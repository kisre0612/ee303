==> flow/design.v <==
module Multi_operator(
	input wire 			CLK,
	input wire			RST_N,
	input wire  [2:0] 	OP, 
	input wire  [7:0]	D,
	output reg  [7:0]	Q
);
localparam HOLD     = 3'b000;
localparam LOAD     = 3'b001;
localparam S_RESET	= 3'b010;	 
localparam COMP_1	= 3'b011;	 
localparam ADD		= 3'b100;	 
localparam LSHIFT	= 3'b101;	 
localparam COUNT_1	= 3'b110;	 
localparam XOR		= 3'b111;	 
localparam LOW		= 1'b0;
always @(posedge CLK or negedge RST_N) begin
	if(RST_N==LOW) Q <= 8'b0;  
	else begin
		case(OP)
			HOLD:	 Q <= Q;
			LOAD: 	 Q <= D;
			S_RESET: Q <= 8'b0;
			COMP_1:  Q <= ~Q;
			ADD:	 Q <= Q+D;
			LSHIFT:	 Q <= Q<<1;
			COUNT_1: Q <= D[0]+D[1]+D[2]+D[3]+D[4]+D[5]+D[6]+D[7];
			XOR: 	 Q <= Q^D;
			default: Q <= Q;
		endcase
	end
end
endmodule
Reports on Multi_operator. Tool output for the design above, in the order of the flow. Lines are those of the file above, counted from 1. Not given: n/a

Top: Multi_operator. Clock: CLK. Standard-cell library: sky130hd. Corner: tt_025C_1v80.

Word level. Counts by Yosys on the flattened word-level netlist (proc, flatten, opt, wreduce; memories kept). Register bits leave out memories and registers merged into their read ports (data or address). Print and check cells are left out. Cells with the same type and inputs are merged into one.

The entry for magnitude comparators reads 0. The figure for divide/modulo/power cells is 0. Under reductions and logical operators stands 1. Multiply operators: 0. For mux-type cells the number is 1. The entry for equality and inequality tests reads 7. The figure for bitwise gates (word level) is 2. Add/subtract/negate cells: 8. The figure for shift-type cells is 0.

Operators by type and width (count): 8-bit case mux with 7-bit select (1); 3-bit equality test with constant B (4); 7-bit by 1-bit adder with 8-bit output (1); 8-bit adder (1); 8-bit bitwise XOR (1); 8-bit NOT (1); 6-bit by 1-bit adder with 7-bit output (1); 3-bit by 2-bit equality test with 1-bit output with constant B (2); 5-bit by 1-bit adder with 6-bit output (1); 4-bit by 1-bit adder with 5-bit output (1); 3-bit by 1-bit adder with 4-bit output (1); 2-bit by 1-bit adder with 3-bit output (1); 3-bit by 1-bit equality test with 1-bit output with constant B (1); 3-bit logical NOT (1); 1-bit by 1-bit adder with 2-bit output (1).

Under word-level cells stands 20. Clocked read ports x word width: 0. The figure for RAM bits is 0. The entry for bits of input ports reads 13. Under bits in latches stands 0. The figure for memories kept is 0. The entry for output and inout bits reads 8. Bits in read-only memories: 0. The figure for register bits is 8.

Longest topological paths. Depth = most cells in a row (Yosys ltp): at word level without a register or memory, in the mapped netlist without a sequential cell, where the memories' decode and read muxes count.

For depth in word-level cells the number is 8. The figure for ABC_AREA is 0. The entry for mapped depth reads 12. Under depth with buffers taken out stands 12.

Synthesis result. Yosys stat after the flow's synthesis: flattened, memories mapped to cells. It holds for the ABC_AREA given above (unset counts as 0); a run with the other value may have another netlist. Totals and module areas in this step are rounded.

Under flip-flops stands 8. Under synthesis area stands 1170 µm². The entry for buffers reads 7. The figure for sequential area is 200 µm². The entry for cells in the netlist reads 133.

Cells by type: sky130_fd_sc_hd__dfrtp_1 (count 8, total area 200.192 µm²); sky130_fd_sc_hd__ha_1 (count 10, total area 125.12 µm²); sky130_fd_sc_hd__fa_1 (count 5, total area 100.096 µm²); sky130_fd_sc_hd__a21oi_1 (count 14, total area 70.067 µm²); sky130_fd_sc_hd__inv_1 (count 17, total area 63.811 µm²); sky130_fd_sc_hd__mux2i_1 (count 5, total area 50.048 µm²); sky130_fd_sc_hd__o21ai_0 (count 7, total area 35.034 µm²); sky130_fd_sc_hd__xnor2_1 (count 4, total area 35.034 µm²); sky130_fd_sc_hd__nand2_1 (count 9, total area 33.782 µm²); sky130_fd_sc_hd__a2111oi_4 (count 1, total area 27.526 µm²); sky130_fd_sc_hd__mux4_1 (count 1, total area 26.275 µm²); sky130_fd_sc_hd__xor2_1 (count 3, total area 26.275 µm²); sky130_fd_sc_hd__buf_4 (count 3, total area 22.522 µm²); sky130_fd_sc_hd__mux4_2 (count 1, total area 22.522 µm²); sky130_fd_sc_hd__a221o_1 (count 2, total area 20.019 µm²); sky130_fd_sc_hd__buf_2 (count 4, total area 20.019 µm²); sky130_fd_sc_hd__nand3_1 (count 4, total area 20.019 µm²); sky130_fd_sc_hd__a311oi_1 (count 2, total area 17.517 µm²).

Not listed: further types 28, cells in them 33.

Worst setup path after synthesis. Source: OpenSTA report_checks on the synthesized netlist (no wires, ideal clock, input and output delay 20% of the period each), path of least setup slack; recovery checks are left aside. Register names are those of the netlist, which keeps one name where synthesis merged equal registers.

Path kind: input to register. From: input D[0]. To: register Q[1]. Under buffers on the path stands 0. Under path delay stands 2.944 ns. Under required time stands 7.541 ns. The figure for path slack is 3.168 ns. Under period stands 7.64 ns. Time at the first pin: 1.528 ns. The figure for arrival is 4.373 ns. For setup time the number is 0.099 ns. For stages on the path the number is 12. The entry for input delay reads 1.528 ns. The entry for period reached after synthesis reads 4.472 ns.

"path delay" = arrival - input delay + setup time. "stages on the path" counts driving pins, that of a launching flip-flop among them; a cell with two outputs on the path counts twice. "period reached after synthesis" = period - worst setup slack (recovery checks aside). The figure is calculated, with input and output delays left at 20% of the set period. The rows between start and end are the longest chain of elaborated cells between them; the timing report does not say that the signal goes this way. Where chains are equally long, one stands for them. A line is the first line of the expression or statement that the cell stems from. Yosys adds cells for indexed reads and writes and turns some case tables into memories. A register here has more assigning lines than the two given.

Path through: sky130_fd_sc_hd__inv_1 -> sky130_fd_sc_hd__fa_1 -> sky130_fd_sc_hd__fa_1 -> sky130_fd_sc_hd__fa_1 -> sky130_fd_sc_hd__inv_1 -> sky130_fd_sc_hd__ha_1 -> sky130_fd_sc_hd__inv_1 -> sky130_fd_sc_hd__fa_1 -> sky130_fd_sc_hd__o32a_1 -> sky130_fd_sc_hd__o21ai_1 -> sky130_fd_sc_hd__a311oi_1 -> sky130_fd_sc_hd__a311oi_1. Under length of the longest elaborated chain stands 8. For elaborated cells between the ends (all ways) the number is 9. The figure for source lines of those cells is 3. Those cells by class: add/sub: 8; mux: 1.

RTL lines, path after synthesis: start: declaration (line 5) `input wire [7:0] D,`; 1-bit by 1-bit adder with 2-bit output (line 27) `COUNT_1: Q <= D[0]+D[1]+D[2]+D[3]+D[4]+D[5]+D[6]+D[7];`; 2-bit by 1-bit adder with 3-bit output (line 27); 3-bit by 1-bit adder with 4-bit output (line 27); 4-bit by 1-bit adder with 5-bit output (line 27); 5-bit by 1-bit adder with 6-bit output (line 27); 6-bit by 1-bit adder with 7-bit output (line 27); 7-bit by 1-bit adder with 8-bit output (line 27); 8-bit case mux with 7-bit select (line 20) `case(OP)`; end: assignment (line 24) `COMP_1: Q <= ~Q;`; end: assignment (line 25) `ADD: Q <= Q+D;`; end: declaration (line 6) `output reg [7:0] Q`.

Timing after layout. From the final timing report of stored run 1: the path of least setup slack in the routed layout; clock arrival at registers is part of the times.

Path kind: input to register. From: input D[0]. To: register Q[1]. The entry for input delay reads 0.57 ns. For setup time the number is 0.10 ns. Time at the first pin: 0.57 ns. The figure for arrival is 3.54 ns. Under buffers on the path stands 1. For stages on the path the number is 13. Under required time stands 2.99 ns. Under period stands 2.84 ns. The figure for path slack is -0.56 ns.

The rows between start and end are the longest chain of elaborated cells between them; the timing report does not say that the signal goes this way. Where chains are equally long, one stands for them. A register here has more assigning lines than the two given.

Path through: sky130_fd_sc_hd__buf_8 -> sky130_fd_sc_hd__inv_8 -> sky130_fd_sc_hd__fa_1 -> sky130_fd_sc_hd__fa_1 -> sky130_fd_sc_hd__fa_1 -> sky130_fd_sc_hd__inv_2 -> sky130_fd_sc_hd__ha_4 -> sky130_fd_sc_hd__inv_4 -> sky130_fd_sc_hd__fa_2 -> sky130_fd_sc_hd__o32a_1 -> sky130_fd_sc_hd__o21ai_2 -> sky130_fd_sc_hd__a311oi_2 -> sky130_fd_sc_hd__a311oi_1. Under length of the longest elaborated chain stands 8. For elaborated cells between the ends (all ways) the number is 9. The figure for source lines of those cells is 3. Those cells by class: add/sub: 8; mux: 1.

RTL lines, path post-layout: start: declaration (line 5) `input wire [7:0] D,`; 1-bit by 1-bit adder with 2-bit output (line 27) `COUNT_1: Q <= D[0]+D[1]+D[2]+D[3]+D[4]+D[5]+D[6]+D[7];`; 2-bit by 1-bit adder with 3-bit output (line 27); 3-bit by 1-bit adder with 4-bit output (line 27); 4-bit by 1-bit adder with 5-bit output (line 27); 5-bit by 1-bit adder with 6-bit output (line 27); 6-bit by 1-bit adder with 7-bit output (line 27); 7-bit by 1-bit adder with 8-bit output (line 27); 8-bit case mux with 7-bit select (line 20) `case(OP)`; end: assignment (line 24) `COMP_1: Q <= ~Q;`; end: assignment (line 25) `ADD: Q <= Q+D;`; end: declaration (line 6) `output reg [7:0] Q`.

# Flow runs of Multi_operator

Flow measurements of Multi_operator on sky130hd: 2 stored runs with different settings, listed in no order. Input and output delays are each 20% of the period that was set; the output load is 0.01 pF. "clock period achieved": clock period set for the run, less the worst setup slack. It is reckoned from that one timing run; input and output delays stay at 20% of the period that was set. "critical setup path time" is the time allowed to the run's worst setup path (the clock period less input and output delay, where it has them) less its slack. Clock arrival times count: a late capture clock shortens it, a late launch clock lengthens it. "total power after layout" rests on the timing tool's default activity at the inputs, not on a simulated workload. Measured values are rounded.

Stored run 1 has these settings: period_ns 2.84; CORE_UTILIZATION 58; SETUP_SLACK_MARGIN 0.6; PLACE_DENSITY_LB_ADDON 0.16; CORE_ASPECT_RATIO 1.28; CORE_MARGIN 8; CELL_PAD_IN_SITES_DETAIL_PLACEMENT 0; CTS_CLUSTER_DIAMETER 194; SLEW_MARGIN 25; MAX_ROUTING_LAYER met5; CAP_MARGIN 20. The mapped cell area after synthesis comes to 1,170 µm². The measured standard-cell area after layout is 1,590 µm². For the utilization in the final report the run shows 82.9%. For the total negative slack on setup checks the run shows -1.05 ns. The critical setup path time is 2.83 ns. Type of the worst setup path: input to register. The measured clock period achieved is 3.398 ns. The total power after layout comes to 0.789 mW. The area inside the die boundary comes to 3,720 µm². The worst setup slack after layout comes to -0.558 ns.

Stored run 2 has these settings: period_ns 3.79; CORE_UTILIZATION 69; SETUP_SLACK_MARGIN 0.54; PLACE_DENSITY_LB_ADDON 0.29; HOLD_SLACK_MARGIN 0.15; CORE_ASPECT_RATIO 0.89; ABC_AREA 1; CAP_MARGIN 20; SLEW_MARGIN 5; MAX_ROUTING_LAYER met5; CORE_MARGIN 2. For the utilization in the final report the run shows 91.5%. The mapped cell area after synthesis comes to 1,200 µm². The critical setup path time is 2.91 ns. Type of the worst setup path: input to register. The area inside the die boundary comes to 2,090 µm². The measured clock period achieved is 3.670 ns. The worst setup slack after layout comes to 0.120 ns. The measured standard-cell area after layout is 1,520 µm². The total power after layout comes to 0.559 mW. For the total negative slack on setup checks the run shows 0.000 ns.
